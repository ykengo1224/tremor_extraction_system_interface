==> flow/design.v <==
`default_nettype none
module rs232c_transmitter #(
		      parameter integer	BIT_WIDTH = 8	
		      )
   (clk,n_rst,send_data,te,max_count,t_busy,txd);
   localparam integer			MAX_BIT_COUNT = BIT_WIDTH+2;
   localparam integer			BIT_COUNT_WIDTH = $clog2(MAX_BIT_COUNT);
   localparam				DEFAULT_BIT = 1'b1;
   localparam				START_BIT = !DEFAULT_BIT;
   localparam				END_BIT = DEFAULT_BIT;
   input wire				clk;
   input wire				n_rst; 
   input wire [BIT_WIDTH-1:0]		send_data;
   input wire				te;
   input wire [31:0]			max_count;
   output reg				t_busy;
   output reg				txd;
   reg [31:0]			count;
   reg					bitFlag;
   reg [BIT_COUNT_WIDTH:0]		bit_count;
   always_ff @(posedge clk) begin
      if(!n_rst)
	count <= '0;
      else if(te && count==0)
	count <= 'd1;
      else if(count == max_count)
	count <= 'b0;
      else if(t_busy)
	count <= count + 1;
      else
	count <= 'd0;
   end  
   always_ff @(posedge clk) begin
      if(!n_rst)
	bitFlag <= 1'b0;
      else if(count == max_count)
	bitFlag <= 1'b1;
      else
	bitFlag <= 1'b0;
   end
   always_ff @(posedge clk) begin
      if(!n_rst)
	t_busy <= 1'b0;
      else if(te && !t_busy)
	t_busy <= 1'b1;
      else if(t_busy &&(bitFlag && bit_count==MAX_BIT_COUNT))
	t_busy <= 1'b0;
      else
	t_busy <= t_busy;
   end
   always_ff @(posedge clk) begin
      if(!n_rst)
	bit_count <= 'd0;
      else if(te)
	bit_count <= 'd1;
      else if(bitFlag && (bit_count==MAX_BIT_COUNT))
	bit_count <= 'd0;
      else if(bitFlag)
	bit_count <= bit_count +1;
      else
	bit_count <= bit_count;
   end  
   always_ff @(posedge clk) begin
      if(!n_rst)
	txd <= DEFAULT_BIT;
      else if(te)
	txd <= START_BIT;
      else if(!t_busy)
	txd <= DEFAULT_BIT;
      else if(bitFlag && (bit_count==BIT_WIDTH+1))
	txd <= END_BIT;
      else if(bitFlag && (bit_count==MAX_BIT_COUNT))
	txd <= DEFAULT_BIT;
      else if(bitFlag)
	txd <= send_data[bit_count-1];
      else if(t_busy)
	txd <= txd;
      else
	txd <= DEFAULT_BIT;
   end  
endmodule
`default_nettype wire
# From RTL to reports: rs232c_transmitter
# What the tools print for rs232c_transmitter, step after step.
# Line numbers count from 1 in the design file above.
# Library cell names are shortened.
# Not given: -
# setup
top	rs232c_transmitter
clock_port	clk
cell_library	sky130hd
lib_corner	tt_025C_1v80

# Elaborated design
# Counts by Yosys on the flattened word-level netlist (proc, flatten, opt, wreduce; memories kept). Register bits leave out memories and registers merged into their read ports (data or address). Print and check cells are left out. Cells with the same type and inputs are merged into one.
# op_classes
cmp	0
bitwise	2
equal	4
div	0
reduce_logical	11
n_mul	0
shifts	1
muxes	14
n_addsub	3
# op_table
op	n
32-bit by 1-bit adder with 32-bit output (second input constant)	1
32-bit equality test	1
32-bit zero test	1
1-bit 2-to-1 mux	14
5-bit by 4-bit equality test with 1-bit output (second input constant)	2
8-bit by 6-bit variable part select with 1-bit output	1
5-bit by 1-bit subtractor with 6-bit output (second input constant)	1
1-bit logical AND	5
5-bit by 1-bit adder with 5-bit output (second input constant)	1
5-bit by 2-bit != test with 1-bit output (second input constant)	1
4-bit OR reduction	1
3-bit nonzero test	1
3-bit OR reduction	1
1-bit inverter	2
2-bit nonzero test	1
1-bit zero test	1
# bits
output_inout_bits	2
reg_bits	40
input_bits	43
wordCells	42
mem_bits_rw	0
clocked_rd_ports_x_width	0
romBits	0
memories	0
latch_bits	0

# Logic depth
# Depth = most cells in a row (Yosys ltp): at word level without a register or memory, in the mapped netlist without a sequential cell, where the memories' decode and read muxes count.
# depth
word_depth	7
abc_area	1
mapped_depth	11
mapped_depth_nobuf	10

# Mapped cells and area
# Yosys stat after the flow's synthesis: flattened, memories mapped to cells. It holds for the ABC_AREA given above (unset counts as 0); a run with the other value may have another netlist.
# Totals and module areas in this step are rounded.
# synth_totals
stdcells	441
seqArea_mm2	0.000801
ff_cells	40
mapped_area_mm2	0.00283
buf_cells	6
# by_type
cell	n	type_area_um2
dfxtp_1	40	800.768
nand2_1	111	416.65
nor2_1	83	311.549
inv_1	65	243.984
xnor2_1	27	236.477
xor2_1	27	236.477
nand3_1	21	105.101
ha_1	6	75.072
nand4_1	11	68.816
a21oi_1	9	45.043
nor3_1	9	45.043
nor2_4	3	33.782
nand2_2	5	31.28
nor3_2	3	30.029
buf_4	3	22.522
nand3_2	2	20.019
nor3_4	1	16.266
nand3b_1	2	15.014
# Other cell types: 9; their cells: 13.

# Timing after synthesis
# Path of least setup slack by OpenSTA after synthesis, without wires, with an ideal clock, recovery checks aside; 20% of the period is set as input and as output delay. Where synthesis merged equal registers, the netlist keeps one of their names.
# synth_path
path_kind	reg2reg
from	register bit_count[0]
to	register txd
clock_period_ps	2220
delay_ps	1552
required_time_ps	2103
t_first_pin_ps	0
driving_pins	11
path_buffers	0
slack_ps	668
t_arrival_ps	1435
setup_ps	117
synth_period_reached_ps	1552
# "delay_ps" is the arrival time less input delay plus setup time.
# "driving_pins" counts driving pins, that of a launching flip-flop among them; a cell with two outputs on the path counts twice.
# "synth_period_reached_ps" is the clock period less the worst setup slack; recovery checks do not enter. This is arithmetic on one report: input and output delays are still those of the set period (20% each).
# The rows between start and end are the longest chain of elaborated cells between them; the timing report does not say that the signal goes this way. Where chains are equally long, one stands for them.
# Each line given opens the expression or statement behind the cell; cells for indexed reads and writes are added by Yosys, which also makes memories of some case tables.
# At most two assigning lines are given for a register; there are more.
# synth_via
cell_sequence	dfxtp_1 inv_1 ha_1 inv_1 nand2_1 a21oi_1 o21ai_0 nand3b_1 nand2_1 nand3_1 nand2_1
elab_chain_len	7
cone_cells	12
cone_classes	add/sub: 1; eq/ne: 3; shift: 1; mux: 5; reduce/logical: 2
# synth_lines
item	line_no	rtl
start: declaration	20	reg [BIT_COUNT_WIDTH:0] bit_count;
start: assignment	59	bit_count <= bit_count +1;
start: assignment	61	bit_count <= bit_count;
5-bit by 1-bit subtractor with 6-bit output	75	txd <= send_data[bit_count-1];
8-bit by 6-bit variable part select with 1-bit output	75
1-bit 2-to-1 mux	74	else if(bitFlag)
1-bit 2-to-1 mux	72	else if(bitFlag && (bit_count==MAX_BIT_COUNT))
1-bit 2-to-1 mux	70	else if(bitFlag && (bit_count==BIT_WIDTH+1))
1-bit 2-to-1 mux	68	else if(!t_busy)
1-bit 2-to-1 mux	66	else if(te)
end: assignment	75
end: assignment	77	txd <= txd;
end: declaration	17	output reg txd;

# Path in the finished layout
# From the final timing report of run 1: the path of least setup slack in the routed layout; clock arrival at registers is part of the times.
# The report prints the path's times to 10 ps; the period is as set.
# layout_path
path_kind	reg2reg
from	register count[28]
to	register count[5]
path_buffers	2
driving_pins	13
t_arrival_ps	1880
slack_ps	-100
t_first_pin_ps	290
required_time_ps	1780
setup_ps	100
clock_period_ps	1590
# The rows between start and end are the longest chain of elaborated cells between them; the timing report does not say that the signal goes this way. Where chains are equally long, one stands for them.
# At most two assigning lines are given for a register; there are more.
# layout_via
cell_sequence	dfxtp_4 inv_4 nand2_1 nand2_1 nand2_1 nor2_2 nand2_1 nor2_2 nand2_1 nand3b_1 buf_6 buf_6 nor2_1
elab_chain_len	3
cone_cells	4
cone_classes	eq/ne: 1; reduce/logical: 3
# layout_lines
item	line_no	rtl
start: declaration	18	reg [31:0] count;
start: assignment	23	count <= '0;
start: assignment	29	count <= count + 1;
32-bit zero test	24	else if(te && count==0)
1-bit logical AND	24
4-bit OR reduction	-
end: assignment	23
end: assignment	29
end: declaration	18

# Measured data: module rs232c_transmitter, platform sky130hd, 2 stored runs of the flow under differing settings, order arbitrary. Input and output delays are each 20% of the period that was set; the output load is 0.01 pF.
# "period_less_ws_ps" = clock period - worst setup slack. The figure is calculated, with input and output delays left at 20% of the set period.
# "worst_setup_path_time_ps" is the time allowed to the run's worst setup path (the clock period less input and output delay, where it has them) less its slack. Clock arrival times count: a late capture clock shortens it, a late launch clock lengthens it.
# By "fin_power_uw" is meant OpenSTA's value without simulated activity: inputs other than the clock are taken to toggle once in ten clock periods, and the tool carries that through the logic.
# "worst_setup_path_time_ps" is known to 10 ps.
# Measured values are rounded.
# Among the settings, n/a means not set for that run.
run	period_ns	CORE_UTILIZATION	CELL_PAD_IN_SITES_DETAIL_PLACEMENT	ABC_AREA	GPL_TIMING_DRIVEN	CTS_CLUSTER_SIZE	MAX_ROUTING_LAYER	CAP_MARGIN	CORE_MARGIN	SLEW_MARGIN	SETUP_SLACK_MARGIN	HOLD_SLACK_MARGIN	GPL_ROUTABILITY_DRIVEN	fin_hold_ws_ps	finalUtil_frac	fin_power_uw	synthArea_mm2	worst_setup_path_time_ps	worst_setup_path_type	final_setup_ws_ps	setup_tns_ps	period_less_ws_ps	final_stdcell_area_mm2	final_die_area_mm2
run 1	1.59	26	1	1	0	89	met4	20	2	20	n/a	n/a	n/a	523	0.371	1990	0.00283	1690	reg2reg	-103	-2130	1693	0.00399	0.0117
run 2	3.09	39	1	n/a	n/a	n/a	met4	25	4	20	-0.27	-0.1	1	598	0.501	1080	0.00241	1670	in2reg	802	0	2288	0.00298	0.00752
